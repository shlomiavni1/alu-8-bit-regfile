==> flow/design.v <==
module alu8 (a,b,opcode,y,z,c); 
  input [7:0] a;         
  input [7:0] b;         
  input [2:0] opcode;    
  output reg [7:0] y;    
  output reg c;          
  output reg z;          
	wire [8:0] add9 = {1'b0, a} + {1'b0, b};
	wire [8:0] sub9 = {1'b0, a} - {1'b0, b}; 
  always @(*) begin
    y = 8'h00;
    c = 1'b0;
    z = 1'b0;
        case (opcode)
          3'b000: begin         
            y = add9[7:0];
            c = add9[8];        
          end
          3'b001: begin         
            y = sub9[7:0];
            c = sub9[8];        
          end
          3'b010: begin         
            y = a & b;
          end
          3'b011: begin         
            y = a | b;
          end
          3'b100: begin         
        	y = a ^ b;
          end
          3'b101: begin         
        	y = ~a;
          end
          3'b110: begin         
        	y = a << 1;
          end
          3'b111: begin         
        	y = a >> 1;
          end
          default: begin
        	y = 8'h00;
        	c = 1'b0;
          end
        endcase
    z = (y == 8'h00);
  end
endmodule
module datapath (clk,we,ra1,ra2,wa,opcode,y);
  input clk;
  input we;
  input [1:0] ra1, ra2, wa;
  input [2:0] opcode;
  output [7:0] y;
  wire [7:0] a, b;   
  wire z, c;         
  regfile RF (
    .clk(clk),
    .we(we),
    .ra1(ra1),
    .ra2(ra2),
    .wa(wa),
    .wd(y),        
    .rd1(a),
    .rd2(b)
  );
  alu8 ALU (
    .a(a),
    .b(b),
    .opcode(opcode),
    .y(y),
    .z(z),
    .c(c)
  );
endmodule
module regfile (clk,we,ra1,ra2,wa,wd,rd1,rd2);
  input clk;                    
  input we;                     
  input [1:0] ra1, ra2, wa;     
  input [7:0] wd;               
  output [7:0] rd1, rd2;        
  reg [7:0] mem [3:0];
  assign rd1 = mem[ra1];
  assign rd2 = mem[ra2];
  always @(posedge clk) begin
    if (we)
      mem[wa] <= wd;
  end
endmodule
Reports on datapath
The steps from the RTL of datapath to its reports follow in flow order.
Line numbers count from 1 in the design file above.
Cell names lack the library's common part.
{"block": "setup", "top_module": "datapath", "clk_port": "clk", "lib": "sky130hd", "lib_corner": "tt_025C_1v80"}

Word-level counts
Source: Yosys, flattened and elaborated, memories not mapped. Widths are those after wreduce; folded enables and synchronous resets count as part of the registers. Registers that Yosys merges into a memory's read port (data or address) are not register bits. Print and check cells do not count. Equal cells are merged and count once.
Memory sizes are those after Yosys's memory passes, which may raise the word count (mostly to a power of two), join words into wider ones and drop unused or constant bits.
{"block": "bits", "reg_bits": 0, "ram_bits": 32, "memories": 1, "wordCells": 19}
{"block": "memory_table", "name": "RF.mem", "words": 4, "word_bits": 8, "rd": 2, "write_ports": 1, "line": 82, "source": "reg [7:0] mem [3:0];"}
{"block": "op_classes", "addsub": 2, "equal": 7, "mux": 4, "logic": 4, "n_reduce_logical": 1}
{"block": "op_table", "cell": "case mux 8 bit (select 8 bit)", "count": 1}
{"block": "op_table", "cell": "== test 3 bit with constant B", "count": 4}
{"block": "op_table", "cell": "adder 8 bit", "count": 1}
{"block": "op_table", "cell": "subtractor 8 bit", "count": 1}
{"block": "op_table", "cell": "bitwise AND 8 bit", "count": 1}
{"block": "op_table", "cell": "bitwise OR 8 bit", "count": 1}
{"block": "op_table", "cell": "bitwise XOR 8 bit", "count": 1}
{"block": "op_table", "cell": "inverter 8 bit", "count": 1}
{"block": "op_table", "cell": "2-to-1 mux 8 bit", "count": 1}
{"block": "op_table", "cell": "== test 3 x 2 -> 1 bit with constant B", "count": 2}
{"block": "op_table", "cell": "== test 3 x 1 -> 1 bit with constant B", "count": 1}
{"block": "op_table", "cell": "logical NOT 3 bit", "count": 1}
{"block": "op_table", "cell": "2-to-1 mux 2 bit", "count": 1}
{"block": "op_table", "cell": "2-to-1 mux 1 bit", "count": 1}

Longest topological paths
Depth = most cells in a row (Yosys ltp): at word level without a register or memory, in the mapped netlist without a sequential cell, where the memories' decode and read muxes count.
{"block": "logic_depth", "word_depth": 3, "ABC_AREA": 0, "mapped_depth": 13, "mapped_depth_nobuf": 12}

Netlist
Source: synth_stat.txt of the flow (Yosys; design flattened, memories mapped). It holds for the ABC_AREA given above (unset counts as 0); a run with the other value may have another netlist.
The area totals of this step are shown rounded.
{"block": "types", "cell": "edfxtp_1", "count": 32, "area_total_um2": 960.922}
{"block": "types", "cell": "mux4_2", "count": 18, "area_total_um2": 405.389}
{"block": "types", "cell": "ha_1", "count": 24, "area_total_um2": 300.288}
{"block": "types", "cell": "xnor2_1", "count": 10, "area_total_um2": 87.584}
{"block": "types", "cell": "inv_1", "count": 19, "area_total_um2": 71.318}
{"block": "types", "cell": "nor2_1", "count": 18, "area_total_um2": 67.565}
{"block": "types", "cell": "a21oi_1", "count": 12, "area_total_um2": 60.058}
{"block": "types", "cell": "o21ai_0", "count": 12, "area_total_um2": 60.058}
{"block": "types", "cell": "a211oi_1", "count": 7, "area_total_um2": 52.55}
{"block": "types", "cell": "buf_6", "count": 4, "area_total_um2": 45.043}
{"block": "types", "cell": "nand2_1", "count": 12, "area_total_um2": 45.043}
{"block": "types", "cell": "mux2i_1", "count": 4, "area_total_um2": 40.038}
{"block": "types", "cell": "a31oi_1", "count": 5, "area_total_um2": 31.28}
{"block": "types", "cell": "o21ai_1", "count": 5, "area_total_um2": 25.024}
{"block": "types", "cell": "o22ai_1", "count": 4, "area_total_um2": 25.024}
{"block": "types", "cell": "fa_1", "count": 1, "area_total_um2": 20.019}
{"block": "types", "cell": "clkbuf_1", "count": 5, "area_total_um2": 18.768}
{"block": "types", "cell": "nor2b_1", "count": 3, "area_total_um2": 18.768}
Other cell types: 20; their cells: 24.
{"block": "mapped", "mapped_cells": 219, "synth_area_um2": 2520, "ff_cells": 32, "n_buf": 13}
By module: a second synthesis without flattening, with its own total; a netlist apart from the flattened one above.
{"block": "hier_totals", "hier_cells": 259, "hier_area_um2": 2870}
Each row is one instance without its submodules.
{"block": "by_module", "module": "alu8", "n_inst": 1, "cells": 203, "area_um2": 1490}
{"block": "by_module", "module": "regfile", "n_inst": 1, "cells": 56, "area_um2": 1390}
{"block": "by_module", "module": "datapath", "n_inst": 1, "cells": 0, "area_um2": 0.0}

Timing after synthesis
Path of least setup slack by OpenSTA after synthesis, without wires, with an ideal clock, recovery checks aside; 20% of the period is set as input and as output delay. Where synthesis merged equal registers, the netlist keeps one of their names.
{"block": "synth_path", "path_type": "input port to output port", "startpoint": "in ra2[0]", "endpoint": "out y[7]", "tclk_ns": 4.75, "launch_ns": 0.950, "arrival_time_ns": 3.702, "required_time_ns": 3.800, "setup_slack_ns": 0.098, "delay_ns": 2.752, "path_stages": 12, "path_buffers": 1, "period_less_setup_slack_ns": 4.652}
"delay_ns" is the arrival time less input delay plus setup time.
A path that ends at an output port has no setup time.
"path_stages": output pins that drive a net of the path, with the launching flip-flop's if there is one; two outputs of one cell count as two.
"period_less_setup_slack_ns" is the clock period less the worst setup slack; recovery checks do not enter. This is arithmetic on one report: input and output delays are still those of the set period (20% each).
Between the ends stands the longest chain of elaborated cells between them, by number of cells; it is not shown to be the way that was timed. Of several equally long chains one is given.
Each line given opens the expression or statement behind the cell; cells for indexed reads and writes are added by Yosys, which also makes memories of some case tables.
A memory read counts as a cell of the chain, while the word-level depth stops at memories.
{"block": "synth_between", "cell_sequence": "buf_6 mux4_2 inv_1 ha_1 mux2i_1 ha_1 nor2b_1 o21ai_1 a21oi_1 o41ai_1 xnor2_1 mux4_2", "elab_chain_cells": 3}
{"block": "synth_lines", "item": "start: declaration", "line": 52, "source": "input [1:0] ra1, ra2, wa;"}
{"block": "synth_lines", "item": "memory (4 x 8 bit)", "line": 82, "source": "reg [7:0] mem [3:0];"}
{"block": "synth_lines", "item": "subtractor 8 bit", "line": 9, "source": "wire [8:0] sub9 = {1'b0, a} - {1'b0, b};"}
{"block": "synth_lines", "item": "case mux 8 bit (select 8 bit)", "line": 14, "source": "case (opcode)"}
{"block": "synth_lines", "item": "end: declaration", "line": 54, "source": "output [7:0] y;"}

Worst path after layout
Path of least setup slack in the final report of flow run A (OpenROAD, finished layout, wires in). Where an end is a register, its clock arrival counts in the times.
{"block": "layout_path", "path_type": "input port to output port", "startpoint": "in ra2[0]", "endpoint": "out y[7]", "tclk_ns": 6.17, "launch_ns": 1.23, "arrival_time_ns": 4.70, "required_time_ns": 4.94, "setup_slack_ns": 0.24, "path_stages": 13, "path_buffers": 2}
Between the ends stands the longest chain of elaborated cells between them, by number of cells; it is not shown to be the way that was timed. Of several equally long chains one is given.
A memory read counts as a cell of the chain, while the word-level depth stops at memories.
{"block": "layout_between", "cell_sequence": "buf_6 mux4_2 inv_1 ha_1 mux2i_1 ha_1 nor2b_1 o21ai_1 a21oi_1 o41ai_2 xnor2_1 mux4_2 clkdlybuf4s50_1", "elab_chain_cells": 3}
{"block": "layout_lines", "item": "start: declaration", "line": 52, "source": "input [1:0] ra1, ra2, wa;"}
{"block": "layout_lines", "item": "memory (4 x 8 bit)", "line": 82, "source": "reg [7:0] mem [3:0];"}
{"block": "layout_lines", "item": "subtractor 8 bit", "line": 9, "source": "wire [8:0] sub9 = {1'b0, a} - {1'b0, b};"}
{"block": "layout_lines", "item": "case mux 8 bit (select 8 bit)", "line": 14, "source": "case (opcode)"}
{"block": "layout_lines", "item": "end: declaration", "line": 54, "source": "output [7:0] y;"}

Memo
Re: implementation data of datapath

Measured data: module datapath, platform sky130hd, 2 stored runs of the flow under differing settings, order arbitrary. Input and output delays are each 20% of the period that was set; the output load is 0.01 pF.
"timing.achieved_period_ns": clock period set for the run, less the worst setup slack. It is reckoned from that one timing run; input and output delays stay at 20% of the period that was set.
"worst_path_ns" is the time allowed to the run's worst setup path (the clock period less input and output delay, where it has them) less its slack. Clock arrival times count: a late capture clock shortens it, a late launch clock lengthens it.
"power.total_uw" is the tool's figure for a default switching activity; nothing was simulated.
The results are shown rounded.

{"run": "flow run A", "settings": { "period_ns": 6.17, "CORE_UTILIZATION": 39, "PLACE_DENSITY_LB_ADDON": 0.09, "CORE_MARGIN": 8, "CELL_PAD_IN_SITES_GLOBAL_PLACEMENT": 2, "GPL_TIMING_DRIVEN": 0, "CAP_MARGIN": 20, "SLEW_MARGIN": 20 }, "results": { "worstSetupSlack_ns": 0.235, "final_die_area_um2": 9300, "util_frac": 0.448, "synthArea_um2": 2520, "hold_worst_slack_ns": 1.14, "power.total_uw": 661, "worst_path_ns": 3.47, "path_kind": "input port to output port", "setup_tns_ns": 0.000, "finish.stdcell_area_um2": 2830, "timing.achieved_period_ns": 5.935 }}
{"run": "flow run B", "settings": { "period_ns": 3.86, "CORE_UTILIZATION": 27, "PLACE_DENSITY_LB_ADDON": 0.21, "CELL_PAD_IN_SITES_DETAIL_PLACEMENT": 0, "TNS_END_PERCENT": 75, "GPL_TIMING_DRIVEN": 1, "CTS_CLUSTER_SIZE": 86, "MAX_ROUTING_LAYER": "met5", "CAP_MARGIN": 20, "CORE_MARGIN": 2, "SLEW_MARGIN": 20 }, "results": { "worstSetupSlack_ns": -0.407, "final_die_area_um2": 10100, "util_frac": 0.393, "synthArea_um2": 2520, "hold_worst_slack_ns": 1.22, "power.total_uw": 1300, "worst_path_ns": 2.72, "path_kind": "input port to output port", "setup_tns_ns": -1.51, "finish.stdcell_area_um2": 3600, "timing.achieved_period_ns": 4.267 }}
